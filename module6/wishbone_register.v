==> flow/design.v <==
module wishbone_register #(
    parameter INITIAL_VALUE = 0,
    parameter READ_ONLY_BITS = 0,
    parameter LIVE_BITS = 0
  ) (
    input wire in_clock,
    input wire in_reset,
    input wire in_wb_cyc,
    input wire in_wb_stb,
    input wire in_wb_we,
    input wire [3:0] in_wb_sel,
    input wire [31:0] in_wb_dat,
    output reg out_wb_ack,
    output reg [31:0] out_wb_dat,
    output reg [31:0] out_contents,
    input wire [31:0] in_live_value
  );
  localparam
    s_IDLE = 0,
    s_ACK = 1,
    s_ACK_OFF = 2,
    s_READ1 = 3,
    s_READ2 = 4;
  reg [2:0] state, next_state;
  reg [31:0] in_data_selected;
  integer i;
  always @(*)
  begin
    in_data_selected = 0;  
    for (i = 0; i < 4; i = i + 1)
    begin
      if (in_wb_sel[i])
      begin
        in_data_selected[i*8 +: 8] = 8'hFF;  
      end
    end
  end
  reg [31:0] store;
  always @(*)
  begin
    if (!in_wb_cyc)
      out_wb_dat = 0;
    else
      out_wb_dat = store;
    case (state)
      s_IDLE:
        if (in_wb_cyc && in_wb_stb && in_wb_we)
          next_state = s_ACK;
        else if (in_wb_cyc && in_wb_stb && !in_wb_we)
          next_state = s_READ1;
        else
          next_state = s_IDLE;
      s_ACK:
        next_state = s_ACK_OFF;
      s_ACK_OFF:
        next_state = s_IDLE;
      s_READ1:
        next_state = s_READ2;
      s_READ2:
        next_state = s_IDLE;
      default:
        next_state = s_IDLE;
    endcase
  end
  always @(posedge in_clock)
  begin
    if (in_reset)
    begin
      out_wb_ack <= 0;
      out_contents <= INITIAL_VALUE;
      state <= s_IDLE;
    end
    else
    begin
      state <= next_state;
      case (next_state)
        s_ACK:
        begin
          out_wb_ack <= 1;
          out_contents <= (~READ_ONLY_BITS & ((in_data_selected & in_wb_dat ) | (~in_data_selected & out_contents)))
           | (READ_ONLY_BITS & INITIAL_VALUE);
        end
        s_ACK_OFF:
          out_wb_ack <= 0;
        s_READ1:
        begin
          out_wb_ack <= 1;
          store <= (in_live_value & LIVE_BITS) | (~LIVE_BITS & out_contents);
        end
        s_READ2:
        begin
          out_wb_ack <= 0;
          store <= 0;
        end
      endcase
    end
  end
endmodule
== Reports on wishbone_register ==
What the tools print for wishbone_register, step after step.
Line numbers count from 1 in the design file above.
Library cell names are shortened.
The mark - stands for no value.

* Top: wishbone_register
* Clock: in_clock
* Library: sky130hd
* Library corner: tt_025C_1v80

== After elaboration ==
Counts by Yosys on the flattened word-level netlist (proc, flatten, opt, wreduce; memories kept). Register bits leave out memories and registers merged into their read ports (data or address). Print and check cells are left out. Cells with the same type and inputs are merged into one.

* Bitwise logic cells: 5
* Reduce/logical cells: 10
* Equal/unequal tests: 6
* Mux-type cells: 10

{| class="wikitable"
|+ Operators with widths
! cell !! count
|-
| bitwise AND 32 bit || 2
|-
| parallel mux 32 bit (select 2 bit) || 1
|-
| OR 32 bit || 1
|-
| inverter 32 bit || 1
|-
| two-way mux 32 bit || 1
|-
| two-way mux 8 bit || 4
|-
| == test 3 x 2 -> 1 bit (second input constant) || 3
|-
| parallel mux 3 bit (select 3 bit) || 1
|-
| == test 3 x 1 -> 1 bit (second input constant) || 2
|-
| nonzero test 2 bit || 2
|-
| OR reduction 2 bit || 2
|-
| two-way mux 2 bit || 2
|-
| logical AND 1 bit || 3
|-
| == test 3 bit (second input constant) || 1
|-
| logical NOT 3 bit || 1
|-
| AND reduction 2 bit || 1
|-
| parallel mux 1 bit (select 2 bit) || 1
|-
| inverter 1 bit || 1
|-
| logical NOT 1 bit || 1
|}

* Elaborated cells: 35
* Bits in registers: 68
* Output and inout bits: 65
* Input port bits: 73

== Logic depth ==
Depth = most cells in a row (Yosys ltp): at word level without a register or memory, in the mapped netlist without a sequential cell, where the memories' decode and read muxes count.

* Depth after elaboration: 8
* ABC_AREA: 0
* Depth in mapped cells: 5
* Depth with buffers taken out: 3

== Netlist ==
Source: synth_stat.txt of the flow (Yosys; design flattened, memories mapped). It holds for the ABC_AREA given above (unset counts as 0); a run with the other value may have another netlist.
Totals and module areas in this step are rounded.

* Buffer cells: 20
* Synthesis area: 3,060 um^2
* Flip-flops: 70
* Mapped cells: 272
* Area of sequential cells: 1,720 um^2

{| class="wikitable"
|+ Cell types
! type !! count !! area in all (um^2)
|-
| edfxtp_1 || 32 || 960.922
|-
| dfxtp_1 || 38 || 760.73
|-
| and2_1 || 65 || 406.64
|-
| nand2b_1 || 49 || 306.544
|-
| mux2i_1 || 24 || 240.23
|-
| clkbuf_1 || 14 || 52.55
|-
| a21oi_1 || 10 || 50.048
|-
| nand4_1 || 8 || 50.048
|-
| o21ai_0 || 9 || 45.043
|-
| buf_6 || 2 || 22.522
|-
| buf_12 || 1 || 20.019
|-
| buf_4 || 2 || 15.014
|-
| and3_1 || 2 || 12.512
|-
| nor3b_2 || 1 || 12.512
|-
| a2111o_1 || 1 || 11.261
|-
| and3_4 || 1 || 11.261
|-
| nand4bb_1 || 1 || 11.261
|-
| nand3_1 || 2 || 10.01
|}

Other cell types: 10; their cells: 10.

== Worst setup path after synthesis ==
Path of least setup slack by OpenSTA after synthesis, without wires, with an ideal clock, recovery checks aside; 20% of the period is set as input and as output delay. Where synthesis merged equal registers, the netlist keeps one of their names.

* Path kind: input to register
* From: input port in_reset
* To: register store[0]
* Setup time: 0.432 ns
* Path buffers: 3
* External input delay: 1.190 ns
* Required time: 5.518 ns
* Period: 5.95 ns
* Arrival time: 3.291 ns
* Launch time at the first pin: 1.190 ns
* Setup slack: 2.228 ns
* Path delay: 2.533 ns
* Stages: 4
* Period reached after synthesis: 3.722 ns

"path delay" = arrival - input delay + setup time.
"stages" counts driving pins, that of a launching flip-flop among them; a cell with two outputs on the path counts twice.
"period reached after synthesis" = period - worst setup slack (recovery checks aside). The figure is calculated, with input and output delays left at 20% of the set period.
The rows between start and end are the longest chain of elaborated cells between them; the timing report does not say that the signal goes this way. Where chains are equally long, one stands for them.
Each line given opens the expression or statement behind the cell; cells for indexed reads and writes are added by Yosys, which also makes memories of some case tables.

* Cell sequence: clkbuf_1 -> clkbuf_1 -> buf_2 -> a21oi_1
* Cells in the longest elaborated chain: 2
* Elaborated cells between the ends (all ways): 2
* RTL lines with such cells: 0
* Those cells by class: 1 x logic; 1 x reduce/logical

{| class="wikitable"
|+ RTL lines, path post-synthesis
! what !! line !! text
|-
| start, declared || 7 || <nowiki>input wire in_reset,</nowiki>
|-
| inverter 1 bit || - ||
|-
| AND reduction 2 bit || - ||
|-
| end, assigned || 88 || <nowiki>store <= (in_live_value & LIVE_BITS) | (~LIVE_BITS & out_contents);</nowiki>
|-
| end, assigned || 93 || <nowiki>store <= 0;</nowiki>
|-
| end, declared || 38 || <nowiki>reg [31:0] store;</nowiki>
|}

== Path in the finished layout ==
Path of least setup slack in the final report of flow run A (OpenROAD, finished layout, wires in). Where an end is a register, its clock arrival counts in the times.

* Path kind: input to output
* From: input port in_wb_cyc
* To: output port out_wb_dat[0]
* Stages: 4
* Period: 4.03 ns
* Setup slack: 0.94 ns
* External output delay: 0.81 ns
* Launch time at the first pin: 0.81 ns
* Required time: 3.22 ns
* Path buffers: 3
* Arrival time: 2.29 ns
* External input delay: 0.81 ns

The rows between start and end are the longest chain of elaborated cells between them; the timing report does not say that the signal goes this way. Where chains are equally long, one stands for them.

* Cell sequence: clkdlybuf4s50_1 -> buf_4 -> and2_1 -> clkdlybuf4s50_1
* Cells in the longest elaborated chain: 1
* Elaborated cells between the ends (all ways): 1
* RTL lines with such cells: 1
* Those cells by class: 1 x mux

{| class="wikitable"
|+ RTL lines, path after layout
! what !! line !! text
|-
| start, declared || 8 || <nowiki>input wire in_wb_cyc,</nowiki>
|-
| two-way mux 32 bit || 41 || <nowiki>if (!in_wb_cyc)</nowiki>
|-
| end, declared || 14 || <nowiki>output reg [31:0] out_wb_dat,</nowiki>
|}

Memo
Re: implementation data of wishbone_register

Record of 2 stored runs of the RTL-to-layout flow on wishbone_register, platform sky130hd. The runs are unordered. Constraints: input delay and output delay 20% of the set period each, output load 0.01 pF.
"achieved period" is the run's clock period less its worst setup slack. It is reckoned from that one timing run; input and output delays stay at 20% of the period that was set.
"worst path time" = time allowed to the worst setup path (clock period - input delay - output delay, where it has them) - its slack; a late launch clock adds to it, a late capture clock takes from it.
"total power after layout" rests on the timing tool's default activity at the inputs, not on a simulated workload.
The measured numbers are rounded.

=== Flow run A ===
{| class="wikitable"
! Setting !! Value
|-
| period_ns || 4.03
|-
| CAP_MARGIN || 20
|-
| CORE_MARGIN || 2
|-
| CORE_UTILIZATION || 40
|-
| SLEW_MARGIN || 20
|-
! Result !! Value
|-
| Sum of negative setup slack || 0.000 ns
|-
| Setup slack of the critical path || 0.937 ns
|-
| Worst path time || 1.48 ns
|-
| Kind of the worst setup path || input to output
|-
| Achieved period || 3.093 ns
|-
| Lowest hold slack || 0.420 ns
|-
| Die outline area || 8,360 um^2
|-
| Utilization after routing || 59.4 %
|-
| Standard-cell area after layout || 4,360 um^2
|-
| Total power after layout || 1.53 mW
|-
| Post-synthesis cell area || 3,060 um^2
|}

=== Flow run B ===
{| class="wikitable"
! Setting !! Value
|-
| period_ns || 3.34
|-
| CORE_UTILIZATION || 72
|-
| SETUP_SLACK_MARGIN || 0.84
|-
| PLACE_DENSITY || 0.43
|-
| CORE_ASPECT_RATIO || 0.83
|-
| CELL_PAD_IN_SITES_GLOBAL_PLACEMENT || 3
|-
| CELL_PAD_IN_SITES_DETAIL_PLACEMENT || 2
|-
| CAP_MARGIN || 15
|-
| MIN_ROUTING_LAYER || met1
|-
| CORE_MARGIN || 2
|-
| SLEW_MARGIN || 20
|}
Did not finish, placement stopped with GPL-0301.
